==> flow/design.v <==
`timescale 1ns / 1ps
module buttonController #(
    parameter int boundiries_X = 639,
    parameter int boundiries_Y = 479
)(
    input  logic clk,
    input  logic reset,
    input  logic right_btn,
    input  logic left_btn,
    input  logic up_btn,
    input  logic down_btn,
    input  logic center_btn,
    output logic [9:0] mouseX,
    output logic [9:0] mouseY,
    output logic pixel_will_painted
);
    logic [19:0] counter; 
    logic enable;
    initial begin
        mouseX = boundiries_X / 2;
        mouseY = boundiries_Y / 2;
        pixel_will_painted = 0;
        counter = 0;
    end
    always_ff @(posedge clk or posedge reset) begin
        if (reset) begin
            counter <= 0;
            enable <= 0;
        end else begin
            counter <= counter + 1;
            if (counter == 0) 
                enable <= 1;
            else  
                enable <= 0;
        end
    end
    always_ff @(posedge clk or posedge reset) begin
        if (reset) begin
            mouseX <= boundiries_X / 2;
            mouseY <= boundiries_Y / 2;
            pixel_will_painted <= 0;
        end else begin
            if (enable) begin
                if (right_btn) 
                    mouseX <= (mouseX < boundiries_X) ? mouseX + 1 : boundiries_X;
                if (left_btn) 
                    mouseX <= (mouseX > 0) ? mouseX - 1 : 0;
                if (up_btn) 
                    mouseY <= (mouseY > 0) ? mouseY - 1 : 0;
                if (down_btn) 
                    mouseY <= (mouseY < boundiries_Y) ? mouseY + 1 : boundiries_Y;
            end
            if (center_btn) 
                pixel_will_painted <= 1;
            else
                pixel_will_painted <= 0;
        end
    end
endmodule
* Step by step through the tools: buttonController
The steps from the RTL of buttonController to its reports follow in flow order. Line numbers count from 1 in the design file above. Operators carry their Yosys type and port widths (W data, S select, Z words). Library cell names are shortened. A cell with n/a has no value.
Set-up: top module buttonController, clock port clk, library sky130hd, timing corner tt_025C_1v80

* Word level
Yosys after proc, flatten, opt, wreduce and memory -nomap, before mapping. Memory bits, and registers merged into a memory's read port (data or address), are not among the register bits. Print and check cells are not counted. Equal cells are merged and count once.
Word-level totals: cells after elaboration 29, register bits after elaboration 42, output and inout bits 21
Cells by class: mux-type cells 10, reduce/logical cells 5, magnitude comparators 4, $add $sub $neg 5
Operators with widths (number):
- $mux W10 | 8
- $add A10 B1 Y10 const B | 2
- $sub A10 B1 Y10 const B | 2
- $gt A10 B1 Y1 const B | 2
- $add A20 B1 Y20 const B | 1
- $logic_not A20 Y1 | 1
- $lt A10 B10 Y1 const B | 1
- $lt A10 B9 Y1 const B | 1
- $reduce_and A2 Y1 | 2
- $reduce_bool A2 Y1 | 2
- $mux W1 | 2

* Depth
Depth = most cells in a row (Yosys ltp): at word level without a register or memory, in the mapped netlist without a sequential cell, where the memories' decode and read muxes count.
Logic depth: word-level depth 4, ABC_AREA 0, gate-level depth with buffers 7, mapped depth without buffers 6

* Synthesis result
Yosys stat after the flow's synthesis: flattened, memories mapped to cells. It holds for the ABC_AREA given above (unset counts as 0); a run with the other value may have another netlist. The area totals of this step are shown rounded.
Cells by type:
- dfrtp_1 | number 28, area in all 700.672 um2
- dfstp_2 | number 14, area in all 367.853 um2
- xnor2_1 | number 13, area in all 113.859 um2
- nand3_1 | number 18, area in all 90.086 um2
- clkbuf_1 | number 22, area in all 82.579 um2
- nand4_1 | number 13, area in all 81.328 um2
- ha_1 | number 6, area in all 75.072 um2
- nand2_1 | number 20, area in all 75.072 um2
- xor2_1 | number 8, area in all 70.067 um2
- nor4_1 | number 11, area in all 68.816 um2
- o21ai_0 | number 13, area in all 65.062 um2
- nor2_1 | number 16, area in all 60.058 um2
- a31oi_1 | number 8, area in all 50.048 um2
- a21oi_1 | number 9, area in all 45.043 um2
- inv_1 | number 12, area in all 45.043 um2
- o211ai_1 | number 6, area in all 45.043 um2
- or4_1 | number 5, area in all 37.536 um2
- nor3_1 | number 7, area in all 35.034 um2
Not listed: further types 43, cells in them 78.
Mapped netlist: cell count 307, chip area (Yosys) 2740 um2, sequential area 1070 um2, mapped flip-flops 42

* Timing after synthesis
Source: OpenSTA report_checks on the synthesized netlist (no wires, ideal clock, input and output delay 20% of the period each), path of least setup slack; recovery checks are left aside. Register names are those of the netlist, which keeps one name where synthesis merged equal registers.
Timing path post-synthesis: path type reg-to-reg, start point register mouseX[0], end point register mouseX[9], data required time 2.036 ns, arrival time 2.081 ns, time at the first pin 0.000 ns, path delay 2.185 ns, period 2.14 ns, stages 6, setup time 0.104 ns, setup slack -0.045 ns, synthesis period reached 2.185 ns
"path delay" is the arrival time less input delay plus setup time. "stages": output pins that drive a net of the path, with the launching flip-flop's if there is one; two outputs of one cell count as two. "synthesis period reached" is the clock period less the worst setup slack; recovery checks do not enter. This is arithmetic on one report: input and output delays are still those of the set period (20% each). Between the ends stands the longest chain of elaborated cells between them, by number of cells; it is not shown to be the way that was timed. Of several equally long chains one is given. A line is the first line of the expression or statement that the cell stems from. Yosys adds cells for indexed reads and writes and turns some case tables into memories. At most two assigning lines are given for a register; there are more.
On the way, post-synthesis: cell sequence dfstp_2 -> buf_6 -> or4_4 -> or4_4 -> or4_1 -> o311ai_1, length of the longest elaborated chain 4, elaborated cells on any way between the ends 8, source lines of those cells 4
RTL lines, path post-synthesis:
- from (decl) | RTL line 13 | output logic [9:0] mouseX,
- from (assign) | RTL line 39 | mouseX <= boundiries_X / 2;
- from (assign) | RTL line 45 | mouseX <= (mouseX < boundiries_X) ? mouseX + 1 : boundiries_X;
- $add A10 B1 Y10 | RTL line 45
- $mux W10 | RTL line 45
- $mux W10 | RTL line 44 | if (right_btn)
- $mux W10 | RTL line 46 | if (left_btn)
- to (assign) | RTL line 45
- to (assign) | RTL line 47 | mouseX <= (mouseX > 0) ? mouseX - 1 : 0;
- to (decl) | RTL line 13

* Timing after layout
Path of least setup slack in the final report of entry A (OpenROAD, finished layout, wires in). Where an end is a register, its clock arrival counts in the times.
Timing path after layout: path type reg-to-reg, start point register mouseX[0], end point register mouseX[9], time at the first pin 0.29 ns, stages 5, setup slack -0.13 ns, setup time 0.09 ns, arrival time 2.27 ns, data required time 2.15 ns, period 1.94 ns
Between the ends stands the longest chain of elaborated cells between them, by number of cells; it is not shown to be the way that was timed. Of several equally long chains one is given. At most two assigning lines are given for a register; there are more.
On the way, after layout: cell sequence dfstp_2 -> or4_4 -> or4_4 -> or4_1 -> o311ai_1, length of the longest elaborated chain 4, elaborated cells on any way between the ends 8, source lines of those cells 4
RTL lines, path after layout:
- from (decl) | RTL line 13 | output logic [9:0] mouseX,
- from (assign) | RTL line 39 | mouseX <= boundiries_X / 2;
- from (assign) | RTL line 45 | mouseX <= (mouseX < boundiries_X) ? mouseX + 1 : boundiries_X;
- $add A10 B1 Y10 | RTL line 45
- $mux W10 | RTL line 45
- $mux W10 | RTL line 44 | if (right_btn)
- $mux W10 | RTL line 46 | if (left_btn)
- to (assign) | RTL line 45
- to (assign) | RTL line 47 | mouseX <= (mouseX > 0) ? mouseX - 1 : 0;
- to (decl) | RTL line 13

FLOW RESULTS
============

Module buttonController, platform sky130hd: 2 stored runs of the flow (Yosys, OpenROAD) with differing settings, in no particular order. Input and output delays are each 20% of the period that was set; the output load is 0.01 pF.
"achieved clock period" is the run's clock period less its worst setup slack. It is reckoned from that one timing run; input and output delays stay at 20% of the period that was set.
"overall power" is the tool's figure for a default switching activity; nothing was simulated.
Results are given in rounded form.

* Entry A | settings: period_ns 1.94; CAP_MARGIN 20; CORE_MARGIN 2; CORE_UTILIZATION 40; SLEW_MARGIN 20 | results: achieved clock period 2.066 ns; die outline area 7530 um2; final design utilization 0.533; chip area after synthesis (Yosys) 2740 um2; worst slack on setup checks -0.126 ns; overall power 0.00195 W
* Entry B | settings: period_ns 3.59; CORE_UTILIZATION 63; SETUP_SLACK_MARGIN 0.2; PLACE_DENSITY_LB_ADDON 0.29; CORE_ASPECT_RATIO 1.68; CORE_MARGIN 6; CELL_PAD_IN_SITES_GLOBAL_PLACEMENT 0; CELL_PAD_IN_SITES_DETAIL_PLACEMENT 2; CAP_MARGIN 10; MIN_ROUTING_LAYER met1; SLEW_MARGIN 20 | unfinished; error DPL-0033 in placement
